==> flow/design.v <==
module flex_counter
#(
	parameter NUM_CNT_BITS = 4
)
(
	input wire clk,
	input wire n_rst,
	input wire clear,
	input wire count_enable,
	input wire [(NUM_CNT_BITS-1):0] rollover_val,
	output reg [(NUM_CNT_BITS-1):0] count_out,
	output reg rollover_flag
);
	reg [(NUM_CNT_BITS-1):0] next_count;
	reg update_flag;
	always_ff @ (posedge clk, negedge n_rst)
	begin
		if(n_rst == 1'b0) begin
			count_out <= 0;
			rollover_flag <= 1'b0;
		end else begin
			count_out <= next_count;
			rollover_flag <= update_flag;
		end
	end
	always_comb begin
		next_count = count_out;
		update_flag = rollover_flag;
		if(clear) begin 
			next_count = 0;
		end else if (count_enable) begin
			if(next_count == rollover_val) begin
				next_count = 1;
			end else begin
				next_count = count_out + 1;
			end
		end
		if(next_count == rollover_val) begin
			update_flag = 1'b1;
		end else begin
			update_flag = 1'b0;
		end
	end
endmodule
# --- Step by step through the tools: flex_counter ---
# The steps from the RTL of flex_counter to its reports follow in flow order.
# Lines are those of the file above, counted from 1.
# Library cell names are shortened.
inputs:
  design: "flex_counter"
  clock: "clk"
  cell_library: "sky130hd"
  pvt_corner: "tt_025C_1v80"

# --- Word level ---
# Source: Yosys, flattened and elaborated, memories not mapped. Widths are those after wreduce; folded enables and synchronous resets count as part of the registers. Registers that Yosys merges into a memory's read port (data or address) are not register bits. Print and check cells do not count. Equal cells are merged and count once.
classes:
  addsub: 1
  mul: 0
  div: 0
  n_cmp: 0
  n_eq: 2
  shift: 0
  mux: 4
  n_logic: 0
  reduce_and_logical: 0
ops:
  columns: ["op", "n"]
  rows:
  - ["4-bit two-way mux", 3]
  - ["4-bit == test", 2]
  - ["4-bit by 1-bit adder with 4-bit output with constant B", 1]
  - ["1-bit two-way mux", 1]
word_totals:
  ff_bits: 5
  latchBits: 0
  mem_bits_rw: 0
  romBits: 0
  clocked_rd_ports_x_width: 0
  mem_count: 0
  inputBits: 8
  out_inout_bits: 5
  word_cells: 9

# --- Logic depth ---
# Depth = most cells in a row (Yosys ltp): at word level without a register or memory, in the mapped netlist without a sequential cell, where the memories' decode and read muxes count.
logic_depth:
  depth_word: 6
  abc_area: 0
  ltp_mapped: 6
  depth_no_buf: 6

# --- Netlist ---
# Source: synth_stat.txt of the flow (Yosys; design flattened, memories mapped). It holds for the ABC_AREA given above (unset counts as 0); a run with the other value may have another netlist.
# Totals and module areas in this step are rounded.
mapped:
  mapped_cells: 57
  area_um2: 490
  seqArea_um2: 130
  flip_flops: 5
  n_buf: 5
by_type:
  columns: ["cell_type", "n", "type_area_um2"]
  rows:
  - ["dfrtp_1", 5, 125.12]
  - ["xor2_1", 4, 35.034]
  - ["a21oi_1", 5, 25.024]
  - ["nor4_4", 1, 21.27]
  - ["o21ai_0", 4, 20.019]
  - ["nor2_1", 5, 18.768]
  - ["xnor2_1", 2, 17.517]
  - ["xor2_2", 1, 16.266]
  - ["buf_2", 3, 15.014]
  - ["nand2_1", 4, 15.014]
  - ["nor4b_2", 1, 15.014]
  - ["a31oi_1", 2, 12.512]
  - ["ha_1", 1, 12.512]
  - ["nor2b_1", 2, 12.512]
  - ["buf_6", 1, 11.261]
  - ["a2111oi_1", 1, 10.01]
  - ["mux2i_1", 1, 10.01]
  - ["nor3_1", 2, 10.01]
# Not listed: further types 12, cells in them 12.

# --- Worst setup path after synthesis ---
# OpenSTA on the mapped netlist: ideal clock, no wires. The path of least setup slack (recovery checks aside). Input and output delay are each 20% of the period. Register names are those of the netlist, which keeps one name where synthesis merged equal registers.
synth_path:
  kind: "reg-to-reg"
  start: "register count_out[0]"
  end: "register count_out[1]"
  tclk_ns: 2.08
  setup_ns: 0.131
  launch_ns: 0.000
  t_arrival_ns: 1.501
  required_time_ns: 1.949
  slack_ns: 0.447
  delay_ns: 1.632
  path_stages: 7
  path_buffers: 1
  period_less_setup_slack_ns: 1.633
# "delay_ns" = arrival - input delay + setup time.
# "path_stages" counts driving pins, that of a launching flip-flop among them; a cell with two outputs on the path counts twice.
# "period_less_setup_slack_ns" = period - worst setup slack (recovery checks aside). The figure is calculated, with input and output delays left at 20% of the set period.
# The rows between start and end are the longest chain of elaborated cells between them; the timing report does not say that the signal goes this way. Where chains are equally long, one stands for them.
# A line is the first line of the expression or statement that the cell stems from. Yosys adds cells for indexed reads and writes and turns some case tables into memories.
synth_via:
  path_cell_list: "dfrtp_1 > buf_6 > xor2_2 > nor4_4 > and2b_1 > a21oi_1 > nor2_1"
  elab_chain_cells: 4
  cone_cells: 5
  lines_between: 4
  classes_between: "1 x add/sub; 1 x eq/ne; 3 x mux"
synth_lines:
  columns: ["element", "line", "rtl"]
  rows:
  - ["from (decl)", 11, "output reg [(NUM_CNT_BITS-1):0] count_out,"]
  - ["from (assign)", 19, "count_out <= 0;"]
  - ["from (assign)", 22, "count_out <= next_count;"]
  - ["4-bit by 1-bit adder with 4-bit output", 35, "next_count = count_out + 1;"]
  - ["4-bit two-way mux", 32, "if(next_count == rollover_val) begin"]
  - ["4-bit two-way mux", 31, "end else if (count_enable) begin"]
  - ["4-bit two-way mux", 29, "if(clear) begin"]
  - ["to (assign)", 19, null]
  - ["to (assign)", 22, null]
  - ["to (decl)", 11, null]

# --- Path in the finished layout ---
# From the final timing report of entry A: the path of least setup slack in the routed layout; clock arrival at registers is part of the times.
layout_path:
  kind: "input-to-reg"
  start: "input rollover_val[0]"
  end: "register rollover_flag"
  tclk_ns: 2.66
  input_delay_ns: 0.53
  setup_ns: 0.09
  launch_ns: 0.53
  t_arrival_ns: 2.25
  required_time_ns: 2.80
  slack_ns: 0.55
  path_stages: 6
  path_buffers: 1
# The rows between start and end are the longest chain of elaborated cells between them; the timing report does not say that the signal goes this way. Where chains are equally long, one stands for them.
layout_via:
  path_cell_list: "clkdlybuf4s50_1 > xor2_2 > nor4_4 > a2111oi_1 > a31oi_1 > nor4b_2"
  elab_chain_cells: 6
  cone_cells: 6
  lines_between: 4
  classes_between: "2 x eq/ne; 4 x mux"
layout_lines:
  columns: ["element", "line", "rtl"]
  rows:
  - ["from (decl)", 10, "input wire [(NUM_CNT_BITS-1):0] rollover_val,"]
  - ["4-bit == test", 32, "if(next_count == rollover_val) begin"]
  - ["4-bit two-way mux", 32, null]
  - ["4-bit two-way mux", 31, "end else if (count_enable) begin"]
  - ["4-bit two-way mux", 29, "if(clear) begin"]
  - ["4-bit == test", 38, "if(next_count == rollover_val) begin"]
  - ["1-bit two-way mux", 38, null]
  - ["to (assign)", 20, "rollover_flag <= 1'b0;"]
  - ["to (assign)", 23, "rollover_flag <= update_flag;"]
  - ["to (decl)", 12, "output reg rollover_flag"]

# 2 stored runs of flex_counter in the flow (synthesis by Yosys, layout by OpenROAD, sky130hd cells), in arbitrary order. Constraints: input delay and output delay 20% of the set period each, output load 0.01 pF.
# "achieved_period_ns" means the clock period less the worst setup slack. The figure is calculated, with input and output delays left at 20% of the set period.
# "worst_setup_path_time_ns": the worst setup path's part of the clock period (all of it between registers, 20% less for each end at a port) less its slack. A launch clock that arrives late makes it longer, a capture clock that arrives late makes it shorter.
# By "total_power_uw" is meant OpenSTA's value without simulated activity: inputs other than the clock are taken to toggle once in ten clock periods, and the tool carries that through the logic.
# The results are shown rounded.
runs:
  - name: "entry A"
    settings:
      period_ns: 2.66
      CORE_UTILIZATION: 24
      SETUP_SLACK_MARGIN: 0.03
      PLACE_DENSITY_LB_ADDON: 0.06
      HOLD_SLACK_MARGIN: 0.15
      GPL_ROUTABILITY_DRIVEN: 0
      CTS_CLUSTER_SIZE: 46
      CAP_MARGIN: 35
      MAX_ROUTING_LAYER: "met4"
      CORE_MARGIN: 2
      SLEW_MARGIN: 20
    results:
      utilization_pct: 33
      total_power_uw: 240
      setup_tns_ns: 0.000
      synthArea_um2: 490
      ws_setup_ns: 0.55
      achieved_period_ns: 2.110
      worst_setup_path_time_ns: 1.58
      worst_setup_path_type: "input-to-reg"
      cell_area_final_um2: 650
      die_footprint_um2: 2400
  - name: "entry B"
    settings:
      period_ns: 1.68
      CORE_UTILIZATION: 26
      CORE_MARGIN: 5
      GPL_TIMING_DRIVEN: 0
      CTS_CLUSTER_DIAMETER: 229
      SLEW_MARGIN: 10
      MIN_ROUTING_LAYER: "met1"
      CAP_MARGIN: 20
    results:
      ws_setup_ns: 0.063
      synthArea_um2: 490
      cell_area_final_um2: 740
      total_power_uw: 410
      utilization_pct: 42
      worst_setup_path_time_ns: 1.62
      worst_setup_path_type: "reg-to-reg"
      achieved_period_ns: 1.617
      die_footprint_um2: 2800
      setup_tns_ns: 0.000
